==> flow/design.v <==
`default_nettype none
module uart_phy_txd #(
	parameter CLOCK_FREQUENCY	= 50000000,
	parameter UART_BAUDRATE		= 115200,
	parameter UART_STOPBIT		= 1
) (
	input wire			clk,
	input wire			reset,
	output wire			in_ready,
	input wire			in_valid,
	input wire  [7:0]	in_data,
	output wire			txd,
	input wire			cts
);
	localparam CLOCK_DIVNUM = (CLOCK_FREQUENCY / UART_BAUDRATE) - 1;
	localparam INIT_BITCOUNT = (UART_STOPBIT > 1)? 11 : 10;
	wire			reset_sig = reset;				 
	wire			clock_sig = clk;				 
	reg [11:0]		divcount_reg;
	reg [3:0]		bitcount_reg;
	reg [8:0]		txd_reg;
	reg [1:0]		ctsin_reg;
	assign in_ready = (bitcount_reg == 4'd0)? ctsin_reg[1] : 1'b0;
	assign txd = txd_reg[0];
	always @(posedge clock_sig or posedge reset_sig) begin
		if (reset_sig) begin
			divcount_reg <= 1'd0;
			bitcount_reg <= 1'd0;
			txd_reg <= 9'h1ff;
			ctsin_reg <= 2'b00;
		end
		else begin
			ctsin_reg <= {ctsin_reg[0], cts};
			if (bitcount_reg == 4'd0) begin
				if (in_valid && ctsin_reg[1]) begin
					divcount_reg <= CLOCK_DIVNUM[11:0];
					bitcount_reg <= INIT_BITCOUNT[3:0];
					txd_reg <= {in_data, 1'b0};
				end
			end
			else begin
				if (divcount_reg == 0) begin
					divcount_reg <= CLOCK_DIVNUM[11:0];
					bitcount_reg <= bitcount_reg - 1'd1;
					txd_reg <= {1'b1, txd_reg[8:1]};
				end
				else begin
					divcount_reg <= divcount_reg - 1'd1;
				end
			end
		end
	end
endmodule
module uart_phy_rxd #(
	parameter CLOCK_FREQUENCY	= 50000000,
	parameter UART_BAUDRATE		= 115200,
	parameter UART_STOPBIT		= 1
) (
	input wire			clk,
	input wire			reset,
	input wire			out_ready,
	output wire			out_valid,
	output wire [7:0]	out_data,
	output wire [1:0]	out_error,		 
	input wire			rxd,
	output wire			rts
);
	localparam CLOCK_DIVNUM = (CLOCK_FREQUENCY / UART_BAUDRATE) - 1;
	localparam BIT_CAPTURE  = (CLOCK_DIVNUM / 2);
	wire			reset_sig = reset;				 
	wire			clock_sig = clk;				 
	reg [2:0]		rxdin_reg;
	reg				rts_reg;
	reg [11:0]		divcount_reg;
	reg [3:0]		bitcount_reg;
	reg [7:0]		shift_reg;
	reg [7:0]		outdata_reg;
	reg				outvalid_reg;
	reg				overflow_reg;
	reg				stoperror_reg;
	always @(posedge clock_sig or posedge reset_sig) begin
		if (reset_sig) begin
			rxdin_reg <= 3'b111;
			divcount_reg <= 1'd0;
			bitcount_reg <= 1'd0;
			shift_reg <= 8'h00;
			outvalid_reg <= 1'b0;
			outdata_reg  <= 8'h00;
			overflow_reg <= 1'b0;
			stoperror_reg <= 1'b0;
			rts_reg <= 1'b0;
		end
		else begin
			rxdin_reg <= {rxdin_reg[1:0], rxd};
			rts_reg <= (!out_ready && outvalid_reg)? 1'b0 : 1'b1;
			if (out_ready && outvalid_reg) begin
				overflow_reg <= 1'b0;
				outvalid_reg <= 1'b0;
			end
			else if (divcount_reg == 0 && bitcount_reg == 4'd1 && rxdin_reg[2] == 1'b1) begin
				overflow_reg <= outvalid_reg;
				outvalid_reg <= 1'b1;
			end
			if (bitcount_reg == 4'd0) begin
				if (rxdin_reg[2:1] == 2'b10) begin
					divcount_reg <= BIT_CAPTURE[11:0];
					bitcount_reg <= 4'd10;
				end
			end
			else begin
				if (divcount_reg == 0) begin
					divcount_reg <= CLOCK_DIVNUM[11:0];
					if (bitcount_reg == 4'd10) begin			 
						if (rxdin_reg[2] != 1'b0) begin
							bitcount_reg <= 4'd0;
						end
						else begin
							bitcount_reg <= bitcount_reg - 1'd1;
						end
					end
					else if (bitcount_reg == 4'd1) begin		 
						if (rxdin_reg[2] != 1'b1) begin
							stoperror_reg <= 1'b1;
						end
						else begin
							outdata_reg  <= shift_reg;
							stoperror_reg <= 1'b0;
						end
						bitcount_reg <= bitcount_reg - 1'd1;
					end
					else begin
						bitcount_reg <= bitcount_reg - 1'd1;
						shift_reg <= {rxdin_reg[2], shift_reg[7:1]};
					end
				end
				else begin
					divcount_reg <= divcount_reg - 1'd1;
				end
			end
		end
	end
	assign rts = rts_reg;
	assign out_valid = outvalid_reg;
	assign out_data  = outdata_reg;
	assign out_error = {stoperror_reg, overflow_reg};
endmodule
Tool chain data of uart_phy_txd
What the tools print for uart_phy_txd, step after step. Lines are those of the file above, counted from 1. Operators: Yosys type, input widths -> output width; for muxes data width and select width s. Library cell names are shortened. A cell with n/a has no value.

Design top: uart_phy_txd. Clock: clk. Standard-cell library: sky130hd. Timing corner: tt_025C_1v80.

Word level
Yosys after proc, flatten, opt, wreduce and memory -nomap, before mapping. Memory bits, and registers merged into a memory's read port (data or address), are not among the register bits. Print and check cells are not counted. Equal cells are merged and count once.

The figure for input bits is 12. For elaborated cells the number is 22. For bits in registers the number is 27. Under output and inout bits stands 2.

The figure for eq/ne operators is 1. For reduce/logical cells the number is 5. Under add/subtract/negate cells stands 2. Mux-type cells: 10.

Operators by type and width (number): $mux 12 (3); $mux 9 (3); $sub 12x1->12 const B (1); $logic_not 12->1 (1); $mux 4 (3); $sub 4x1->4 const B (1); $logic_not 4->1 (1); $ne 2x1->1 const B (1); $reduce_and 2->1 (1); $reduce_bool 2->1 (1); $logic_and 1x1->1 (1); $mux 1 (1).

Longest topological paths
Depth = most cells in a row (Yosys ltp): at word level without a register or memory, in the mapped netlist without a sequential cell, where the memories' decode and read muxes count.

For depth after elaboration the number is 3. Under ABC_AREA stands 0. The entry for depth in mapped cells reads 8. The entry for mapped depth without buffers reads 6.

After synthesis
The flow's flattened synthesis, as Yosys stat reports it; memories are mapped. The netlist is that of the ABC_AREA named above (0 if unset); the other value can give another one.

Under cells in the netlist stands 139. Under cell area after synthesis stands 1383.8 um2. The entry for flip-flop cells reads 27.

Cells by type (number): dfrtp_1 (18); dfstp_2 (9); nand3_1 (13); a21oi_2 (6); inv_1 (14); o22ai_1 (8); o21ai_0 (8); ha_1 (3); or3_1 (5); nand2_1 (8); nor2_1 (8); nor4_4 (1); a21oi_1 (4); mux2i_1 (2); a2111oi_2 (1); nor3_1 (3); nor3b_1 (2); and2_1 (2).

Not listed: further types 21, cells in them 24.

Worst setup path after synthesis
Source: OpenSTA report_checks on the synthesized netlist (no wires, ideal clock, input and output delay 20% of the period each), path of least setup slack; recovery checks are left aside. Register names are those of the netlist, which keeps one name where synthesis merged equal registers.

Path type: register to output. Start: reg bitcount_reg[0]. End: out in_ready. The figure for clock period is 3.07 ns. Arrival time: 1.136 ns. Under data required time stands 2.456 ns. For path slack the number is 1.320 ns. The entry for path delay reads 1.136 ns. The entry for stages on the path reads 5. Period reached after synthesis: 1.75 ns.

"path delay" is the arrival time less input delay plus setup time. A path that ends at an output port has no setup time. "stages on the path": output pins that drive a net of the path, with the launching flip-flop's if there is one; two outputs of one cell count as two. "period reached after synthesis" is the clock period less the worst setup slack; recovery checks do not enter. This is arithmetic on one report: input and output delays are still those of the set period (20% each). Between the ends stands the longest chain of elaborated cells between them, by number of cells; it is not shown to be the way that was timed. Of several equally long chains one is given. Each line given opens the expression or statement behind the cell; cells for indexed reads and writes are added by Yosys, which also makes memories of some case tables. At most two assigning lines are given for a register; there are more.

Path through: dfrtp_1 inv_1 ha_1 nor3b_2 and2_1. Length of the longest elaborated chain: 2. Elaborated cells between the ends (all ways): 2. Classes of those cells: mux (1); reduce/logical (1).

RTL lines, path after synthesis: from (decl) (RTL line 20) `reg [3:0] bitcount_reg;`; from (assign) (RTL line 37) `bitcount_reg <= INIT_BITCOUNT[3:0];`; from (assign) (RTL line 44) `bitcount_reg <= bitcount_reg - 1'd1;`; $logic_not 4->1 (RTL line 23) `assign in_ready = (bitcount_reg == 4'd0)? ctsin_reg[1] : 1'b0;`; $mux 1 (RTL line 23); to (decl) (RTL line 9) `output wire in_ready,`.

Path in the finished layout
From the final timing report of flow run 1: the path of least setup slack in the routed layout; clock arrival at registers is part of the times.

Path type: register to output. Start: reg bitcount_reg[0]. End: out in_ready. Under data required time stands 1.73 ns. The figure for clock period is 2.16 ns. The entry for stages on the path reads 6. For path slack the number is 0.19 ns. Arrival time: 1.54 ns.

Between the ends stands the longest chain of elaborated cells between them, by number of cells; it is not shown to be the way that was timed. Of several equally long chains one is given. At most two assigning lines are given for a register; there are more.

Path through: dfrtp_1 inv_1 ha_1 nor3b_2 and2_1 dlygate4sd2_1. Length of the longest elaborated chain: 2. Elaborated cells between the ends (all ways): 2. Classes of those cells: mux (1); reduce/logical (1).

RTL lines, path post-layout: from (decl) (RTL line 20) `reg [3:0] bitcount_reg;`; from (assign) (RTL line 37) `bitcount_reg <= INIT_BITCOUNT[3:0];`; from (assign) (RTL line 44) `bitcount_reg <= bitcount_reg - 1'd1;`; $logic_not 4->1 (RTL line 23) `assign in_ready = (bitcount_reg == 4'd0)? ctsin_reg[1] : 1'b0;`; $mux 1 (RTL line 23); to (decl) (RTL line 9) `output wire in_ready,`.

FLOW RESULTS
============

Measured data: module uart_phy_txd, platform sky130hd, 2 stored runs of the flow under differing settings, order arbitrary. Input and output delays are each 20% of the period that was set; the output load is 0.01 pF. "period achieved" = clock period - worst setup slack. The figure is calculated, with input and output delays left at 20% of the set period. "total power after layout" rests on the timing tool's default activity at the inputs, not on a simulated workload.

Flow run 1 has these settings: period_ns 2.16; CORE_UTILIZATION 34; SETUP_SLACK_MARGIN 0.07; PLACE_DENSITY 0.87; CORE_ASPECT_RATIO 0.54; ABC_AREA 0; GPL_ROUTABILITY_DRIVEN 1; CTS_CLUSTER_SIZE 43; CAP_MARGIN 0; SLEW_MARGIN 5; MAX_ROUTING_LAYER met4; CORE_MARGIN 2. The period achieved reads 1.971 ns. The final worst hold slack is 0.364 ns. The worst setup slack after layout is 0.189 ns. For the utilization of the finished layout the run shows 43.8 %. The total power after layout reads 825.4 µW. The measured full die area is 4620.7 um2. The cell area after synthesis comes to 1383.8 um2.

Flow run 2 has these settings: period_ns 2.53; CORE_UTILIZATION 54; SETUP_SLACK_MARGIN 0.23; PLACE_DENSITY_LB_ADDON 0.1; HOLD_SLACK_MARGIN 0.18; CORE_ASPECT_RATIO 0.51; CORE_MARGIN 5; CELL_PAD_IN_SITES_DETAIL_PLACEMENT 2; ABC_AREA 0; CAP_MARGIN 20; SLEW_MARGIN 20. Outcome: no results, placement failed with DPL-0033.
